==> flow/design.v <==
module RTL_multiply(clk, m, q, out, done);
input clk;
input [3:0] m;
input  [3:0] q;
output [7:0] out;
output done;
	reg start;
	reg [2:0] i;
	reg [9:0] product;
	assign done = (i==4? 1'b1: 1'b0);
	assign out = product[8:1];
	always @(posedge clk) begin
		if(start)
			{product, start, i} = {{5'b00000, q, 1'b0}, 1'b0, 3'b000};
		if(i<4) begin
			case (product[1:0])
				2'b01 : product[9:5] = product[9:5] + {m[3], m};
				2'b10 : product[9:5] = product[9:5] - {m[3], m};
			endcase
			product = {product[9], product[9:1]};
			i = i + 1'b1;
		end
		else begin
			start = 1;
			i = 0;
		end
	end
endmodule
### Reports on RTL_multiply

The steps from the RTL of RTL_multiply to its reports follow in flow order.
Lines are those of the file above, counted from 1.
Operators: Yosys type, input widths -> output width; for muxes data width and select width s.
Library cell names are shortened.
The mark n/a stands for no value.

| inputs | value |
|---|---|
| top | RTL_multiply |
| clock input | clk |
| standard-cell library | sky130hd |
| timing corner | tt_025C_1v80 |

### After elaboration

Source: Yosys, flattened and elaborated, memories not mapped. Widths are those after wreduce; folded enables and synchronous resets count as part of the registers. Registers that Yosys merges into a memory's read port (data or address) are not register bits. Print and check cells do not count. Equal cells are merged and count once.

| word-level totals | value |
|---|---|
| input bits | 9 |
| output and inout port bits | 9 |
| elaborated cells | 15 |
| register bits | 14 |

| operators by class | value |
|---|---|
| order comparisons | 1 |
| equality and inequality tests | 3 |
| add/sub/neg operators | 3 |
| muxes and demuxes | 5 |

Operators by type and width:

| cell | count |
|---|---|
| $mux 10 | 2 |
| $pmux 5 s2 | 1 |
| $add 5x5->5 | 1 |
| $sub 5x5->5 | 1 |
| $add 3x1->3 const B | 1 |
| $lt 3x3->1 const B | 1 |
| $eq 3x3->1 const B | 1 |
| $mux 3 | 1 |
| $eq 2x1->1 const B | 1 |
| $eq 2x2->1 const B | 1 |
| $mux 1 | 1 |

### Logic depth

Yosys ltp: most cells in a row. Word level: on the elaborated netlist, between registers, memories and ports. Mapped: between sequential cells and ports; inverters and the memories' decode and read muxes count.

| depth | value |
|---|---|
| depth in word-level cells | 4 |
| ABC_AREA | 0 |
| gate-level depth with buffers | 11 |
| mapped depth without buffers | 10 |

### Synthesis result

Yosys stat after the flow's synthesis: flattened, memories mapped to cells. It holds for the ABC_AREA given above (unset counts as 0); a run with the other value may have another netlist.

Cells by type:

| cell | count | total area (µm²) |
|---|---|---|
| dfxtp_1 | 14 | 280.269 |
| ha_1 | 7 | 87.584 |
| buf_4 | 9 | 67.565 |
| mux2_2 | 4 | 45.043 |
| mux2i_1 | 4 | 40.038 |
| o21ai_0 | 8 | 40.038 |
| nand2b_1 | 6 | 37.536 |
| nor2b_1 | 6 | 37.536 |
| nor2_1 | 8 | 30.029 |
| xnor2_1 | 3 | 26.275 |
| fa_1 | 1 | 20.019 |
| inv_1 | 5 | 18.768 |
| nand2_1 | 5 | 18.768 |
| a21oi_2 | 2 | 17.517 |
| xor2_1 | 2 | 17.517 |
| a21oi_1 | 3 | 15.014 |
| nor3_1 | 3 | 15.014 |
| buf_2 | 2 | 10.01 |

Not listed: further types 11, cells in them 12.

| synthesis totals | value |
|---|---|
| area of sequential cells | 280.3 µm² |
| cell area after synthesis | 899.6 µm² |
| cells in the netlist | 104 |
| flip-flops | 14 |
| buffer cells | 13 |

### Path before layout

Source: OpenSTA report_checks on the synthesized netlist (no wires, ideal clock, input and output delay 20% of the period each), path of least setup slack; recovery checks are left aside. Register names are those of the netlist, which keeps one name where synthesis merged equal registers.

| timing post-synthesis | value |
|---|---|
| kind | input to register |
| start point | input port q[0] |
| end point | register (no name shown) |
| path delay | 2066 ps |
| time at the first pin | 618 ps |
| period | 3090 ps |
| arrival | 2610 ps |
| buffers on the path | 0 |
| path slack | 406 ps |
| library setup time | 74 ps |
| stages | 9 |
| synthesis period reached | 2684 ps |

"path delay" is the arrival time less input delay plus setup time.
"stages" counts driving pins, that of a launching flip-flop among them; a cell with two outputs on the path counts twice.
"synthesis period reached" is the clock period less the worst setup slack; recovery checks do not enter. This is arithmetic on one report: input and output delays are still those of the set period (20% each).
Between the ends stands the longest chain of elaborated cells between them, by number of cells; it is not shown to be the way that was timed. Of several equally long chains one is given.
Each line given opens the expression or statement behind the cell; cells for indexed reads and writes are added by Yosys, which also makes memories of some case tables.

| between the ends, post-synthesis | value |
|---|---|
| path through | mux2_2 ha_1 mux2_2 fa_1 nand2b_1 a21oi_2 xnor2_1 or3_1 o21ai_0 |
| length of the longest elaborated chain | 4 |
| elaborated cells on any way between the ends | 5 |
| RTL lines with such cells | 3 |
| those cells by class | eq/ne (2); mux (3) |

RTL lines, path post-synthesis:

| what | RTL line | text |
|---|---|---|
| from (decl) | 4 | `input  [3:0] q;` |
| $mux 10 | 13 | `if(start)` |
| $eq 2x2->1 | 16 |  |
| $pmux 5 s2 | 16 |  |
| $mux 10 | 15 | `if(i<4) begin` |
| to (assign) | 17 |  |
| to (assign) | 18 |  |
| to (decl) | 9 |  |

### Worst path after layout

From the final timing report of flow run A: the path of least setup slack in the routed layout; clock arrival at registers is part of the times.
The report prints the path's times to 10 ps; the period is as set.

| timing after layout | value |
|---|---|
| kind | input to register |
| start point | input port q[0] |
| end point | register (no name shown) |
| period | 4370 ps |
| stages | 10 |
| arrival | 3430 ps |
| time at the first pin | 870 ps |
| path slack | 1160 ps |
| buffers on the path | 1 |
| library setup time | 80 ps |

Between the ends stands the longest chain of elaborated cells between them, by number of cells; it is not shown to be the way that was timed. Of several equally long chains one is given.

| between the ends, after layout | value |
|---|---|
| path through | clkdlybuf4s50_1 mux2_2 ha_1 mux2_2 fa_1 nand2b_1 a21oi_2 xnor2_1 or3_1 o21ai_0 |
| length of the longest elaborated chain | 4 |
| elaborated cells on any way between the ends | 5 |
| RTL lines with such cells | 3 |
| those cells by class | eq/ne (2); mux (3) |

RTL lines, path after layout:

| what | RTL line | text |
|---|---|---|
| from (decl) | 4 | `input  [3:0] q;` |
| $mux 10 | 13 | `if(start)` |
| $eq 2x2->1 | 16 |  |
| $pmux 5 s2 | 16 |  |
| $mux 10 | 15 | `if(i<4) begin` |
| to (assign) | 17 |  |
| to (assign) | 18 |  |
| to (decl) | 9 |  |

Lab notebook: RTL_multiply

Measured data: module RTL_multiply, platform sky130hd, 2 stored runs of the flow under differing settings, order arbitrary. Input and output delays are each 20% of the period that was set; the output load is 0.01 pF.
By "total power of the final layout" is meant OpenSTA's value without simulated activity: inputs other than the clock are taken to toggle once in ten clock periods, and the tool carries that through the logic.

#### Flow run A

| setting | value |
|---|---|
| period_ns | `4.37` |
| CORE_UTILIZATION | `42` |
| PLACE_DENSITY_LB_ADDON | `0.11` |
| ABC_AREA | `0` |
| GPL_TIMING_DRIVEN | `0` |
| GPL_ROUTABILITY_DRIVEN | `0` |
| CTS_CLUSTER_SIZE | `13` |
| CTS_CLUSTER_DIAMETER | `120` |
| CAP_MARGIN | `20` |
| CORE_MARGIN | `2` |
| SLEW_MARGIN | `20` |

| result | value |
|---|---|
| setup slack of the worst path | 1161 ps |
| mapped cell area after synthesis | 899.6 µm² |
| worst-case hold slack | 502 ps |
| total power of the final layout | 0.0005636 W |
| die area | 2528.1 µm² |
| post-layout utilization | 57.5% |
| setup TNS | 0 ps |

#### Flow run B

| setting | value |
|---|---|
| period_ns | `3.64` |
| CORE_UTILIZATION | `35` |
| SETUP_SLACK_MARGIN | `0.26` |
| PLACE_DENSITY_LB_ADDON | `0.03` |
| CORE_ASPECT_RATIO | `0.74` |
| CORE_MARGIN | `8` |
| GPL_TIMING_DRIVEN | `1` |
| CTS_CLUSTER_SIZE | `27` |
| CAP_MARGIN | `20` |
| SLEW_MARGIN | `20` |

| result | value |
|---|---|
| setup slack of the worst path | 614 ps |
| mapped cell area after synthesis | 899.6 µm² |
| worst-case hold slack | 509 ps |
| total power of the final layout | 0.00062 W |
| die area | 4466.9 µm² |
| post-layout utilization | 44.9% |
| setup TNS | 0 ps |
